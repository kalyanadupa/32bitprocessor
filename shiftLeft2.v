==> flow/design.v <==
`timescale 1ns / 1ps
module mux2to1(out, a, b, sel);
    output out;
    input a, b, sel;
    wire out1, out2, notb;
    and a1 (out1, a, sel);
    not i1 (notb, sel);
    and a2 (out2, b, notb);
    or o1 (out, out1, out2);
endmodule
`timescale 1ns / 1ps
module calcJump(clk, instruction, pc, jumpAddr);
    input clk;
    input[26:0] instruction;
    input[3:0] pc;
    output[31:0] jumpAddr;
    reg[31:0] t0, t3;
    wire[31:0] t1, t2;
    wire[26:0] instruction;
    always @( posedge clk )
    begin
        t0[31:0] <= {{5{instruction[26]}}, instruction[26:0]};
    end
    sla s0(t1, t0, 32'b0);
    sla s1(t2, t1, 32'b0);
    always @( posedge clk )
    begin
        t3[31:0] <= {pc[3:0], t2[27:0]};
    end
    assign jumpAddr = t3;
endmodule
`timescale 1ns / 1ps
module sla(out, in, b);
    output[31:0] out;
    input[31:0] in, b;
    mux2to1 m0(out[0], 1'b0, in[0], b[0]);
    mux2to1 m1(out[1], in[0], in[1], b[0]);
    mux2to1 m2(out[2], in[1], in[2], b[0]);
    mux2to1 m3(out[3], in[2], in[3], b[0]);
    mux2to1 m4(out[4], in[3], in[4], b[0]);
    mux2to1 m5(out[5], in[4], in[5], b[0]);
    mux2to1 m6(out[6], in[5], in[6], b[0]);
    mux2to1 m7(out[7], in[6], in[7], b[0]);
    mux2to1 m8(out[8], in[7], in[8], b[0]);
    mux2to1 m9(out[9], in[8], in[9], b[0]);
    mux2to1 m10(out[10], in[9], in[10], b[0]);
    mux2to1 m11(out[11], in[10], in[11], b[0]);
    mux2to1 m12(out[12], in[11], in[12], b[0]);
    mux2to1 m13(out[13], in[12], in[13], b[0]);
    mux2to1 m14(out[14], in[13], in[14], b[0]);
    mux2to1 m15(out[15], in[14], in[15], b[0]);
    mux2to1 m16(out[16], in[15], in[16], b[0]);
    mux2to1 m17(out[17], in[16], in[17], b[0]);
    mux2to1 m18(out[18], in[17], in[18], b[0]);
    mux2to1 m19(out[19], in[18], in[19], b[0]);
    mux2to1 m20(out[20], in[19], in[20], b[0]);
    mux2to1 m21(out[21], in[20], in[21], b[0]);
    mux2to1 m22(out[22], in[21], in[22], b[0]);
    mux2to1 m23(out[23], in[22], in[23], b[0]);
    mux2to1 m24(out[24], in[23], in[24], b[0]);
    mux2to1 m25(out[25], in[24], in[25], b[0]);
    mux2to1 m26(out[26], in[25], in[26], b[0]);
    mux2to1 m27(out[27], in[26], in[27], b[0]);
    mux2to1 m28(out[28], in[27], in[28], b[0]);
    mux2to1 m29(out[29], in[28], in[29], b[0]);
    mux2to1 m30(out[30], in[29], in[30], b[0]);
    mux2to1 m31(out[31], in[30], in[31], b[0]);
endmodule
# Step by step through the tools: calcJump
# Tool output for the design above, in the order of the flow.
# Line numbers count from 1 in the design file above.
# Cell names lack the library's common part.
inputs:
  design: "calcJump"
  clock_port: "clk"
  lib: "sky130hd"
  corner: "tt_025C_1v80"

# Word-level counts
# Counts by Yosys on the flattened word-level netlist (proc, flatten, opt, wreduce; memories kept). Register bits leave out memories and registers merged into their read ports (data or address); mux counts leave out enables and synchronous resets folded into registers. Print and check cells are left out. Cells with the same type and inputs are merged into one.
bits:
  ff_bits: 59
  in_bits: 32
  word_cells: 2

# Depth
# Yosys ltp: most cells in a row. Word level: on the elaborated netlist, between registers, memories and ports. Mapped: between sequential cells and ports; inverters and the memories' decode and read muxes count.
logic_depth:
  depth_word: 0
  ABC_AREA: 0
  ltp_mapped: 1
  mapped_depth_nobuf: 0

# Netlist
# The flow's flattened synthesis, as Yosys stat reports it; memories are mapped. The netlist is that of the ABC_AREA named above (0 if unset); the other value can give another one.
# The area totals of this step are shown rounded.
types:
  columns: ["type", "n"]
  rows:
  - ["dfxtp_1", 58]
  - ["buf_4", 1]
synth_totals:
  synth_area_mm2: 0.00117
  seq_area_mm2: 0.00116
  stdcells: 59
  flip_flops: 58
# By module: a second synthesis without flattening, with its own total; a netlist apart from the flattened one above.
hier_totals:
  cells_unflattened: 126
  hier_area_mm2: 0.00215
# Each row is one instance without its submodules.
modules:
  columns: ["mod", "n_cells", "area_mm2", "mod_seq_area_mm2", "n_inst"]
  rows:
  - ["calcJump", 60, 0.00118, 0.00118, 1]
  - ["mux2to1", 1, 0.000015, 0, 64]
  - ["sla", 1, 0.0000038, 0, 2]

# Timing after synthesis
# Source: OpenSTA report_checks on the synthesized netlist (no wires, ideal clock, input and output delay 20% of the period each), path of least setup slack; recovery checks are left aside. Register names are those of the netlist, which keeps one name where synthesis merged equal registers.
synth_timing:
  path_kind: "reg-to-output"
  start: "register t3[27]"
  end: "output jumpAddr[27]"
  n_path_buf: 1
  path_delay_ns: 0.485
  clock_period_ns: 0.702
  required_time_ns: 0.562
  path_stages: 2
  setup_slack_ns: 0.076
  arrival_ns: 0.485
  synth_period_reached_ns: 0.626
# "path_delay_ns" = arrival - input delay + setup time.
# At an output port there is no setup time.
# "path_stages": output pins that drive a net of the path, with the launching flip-flop's if there is one; two outputs of one cell count as two.
# "synth_period_reached_ns" is the clock period less the worst setup slack; recovery checks do not enter. This is arithmetic on one report: input and output delays are still those of the set period (20% each).
synth_between:
  path_cell_list: "dfxtp_1 > buf_4"
  elab_chain_cells: 0
  cone_cells: 0
synth_lines:
  columns: ["item", "line", "text"]
  rows:
  - ["start, declared", 17, "reg[31:0] t0, t3;"]
  - ["start, assigned", 28, "t3[31:0] <= {pc[3:0], t2[27:0]};"]
  - ["end, declared", 16, "output[31:0] jumpAddr;"]

# Timing after layout
# From the final timing report of job 1: the path of least setup slack in the routed layout; clock arrival at registers is part of the times.
layout_timing:
  path_kind: "reg-to-output"
  start: "register t3[27]"
  end: "output jumpAddr[27]"
  path_stages: 2
  n_path_buf: 1
  arrival_ns: 0.76
  required_time_ns: 0.50
  setup_slack_ns: -0.27
  clock_period_ns: 0.62
layout_between:
  path_cell_list: "dfxtp_2 > buf_6"
  elab_chain_cells: 0
  cone_cells: 0
layout_lines:
  columns: ["item", "line", "text"]
  rows:
  - ["start, declared", 17, "reg[31:0] t0, t3;"]
  - ["start, assigned", 28, "t3[31:0] <= {pc[3:0], t2[27:0]};"]
  - ["end, declared", 16, "output[31:0] jumpAddr;"]

# Settings and measured results of 2 stored flow runs for module calcJump (sky130hd), not sorted in any way. The constraints put input and output delay at 20% of the set period each and load the outputs with 0.01 pF.
# "period_less_ws_ns" = clock period - worst setup slack. The figure is calculated, with input and output delays left at 20% of the set period.
# "critical_path_time_ns" means the part of the period allowed to the worst setup path (the constraints hold back 20% at inputs and 20% at outputs) less its slack; where the path has registers, the arrival times of their clocks count too.
# "final_power_w" rests on the timing tool's default activity at the inputs, not on a simulated workload.
# Results are given in rounded form.
runs:
  - name: "job 1"
    settings:
      period_ns: 0.62
      CORE_UTILIZATION: 19
      CAP_MARGIN: 20
      CORE_MARGIN: 2
      SLEW_MARGIN: 20
    results:
      synthArea_mm2: 0.00117
      design.die.area_mm2: 0.00679
      stdcell_area_mm2: 0.00198
      finalUtil_frac: 0.334
      fin_ws_ns: -0.266
      final_setup_tns_ns: -8.07
      worst_hold_slack_ns: 0.234
      final_power_w: 0.00725
      period_less_ws_ns: 0.886
      critical_path_time_ns: 0.76
      worst_path_kind: "reg-to-output"
  - name: "job 2"
    settings:
      period_ns: 0.943
      CORE_UTILIZATION: 54
      SETUP_SLACK_MARGIN: -0.07
      PLACE_DENSITY_LB_ADDON: 0.04
      GPL_TIMING_DRIVEN: 0
      GPL_ROUTABILITY_DRIVEN: 1
      CTS_CLUSTER_DIAMETER: 47
      CAP_MARGIN: 30
      SLEW_MARGIN: 35
      MIN_ROUTING_LAYER: "met2"
      CORE_MARGIN: 2
    outcome: "did not finish, placement stopped with a tool error"
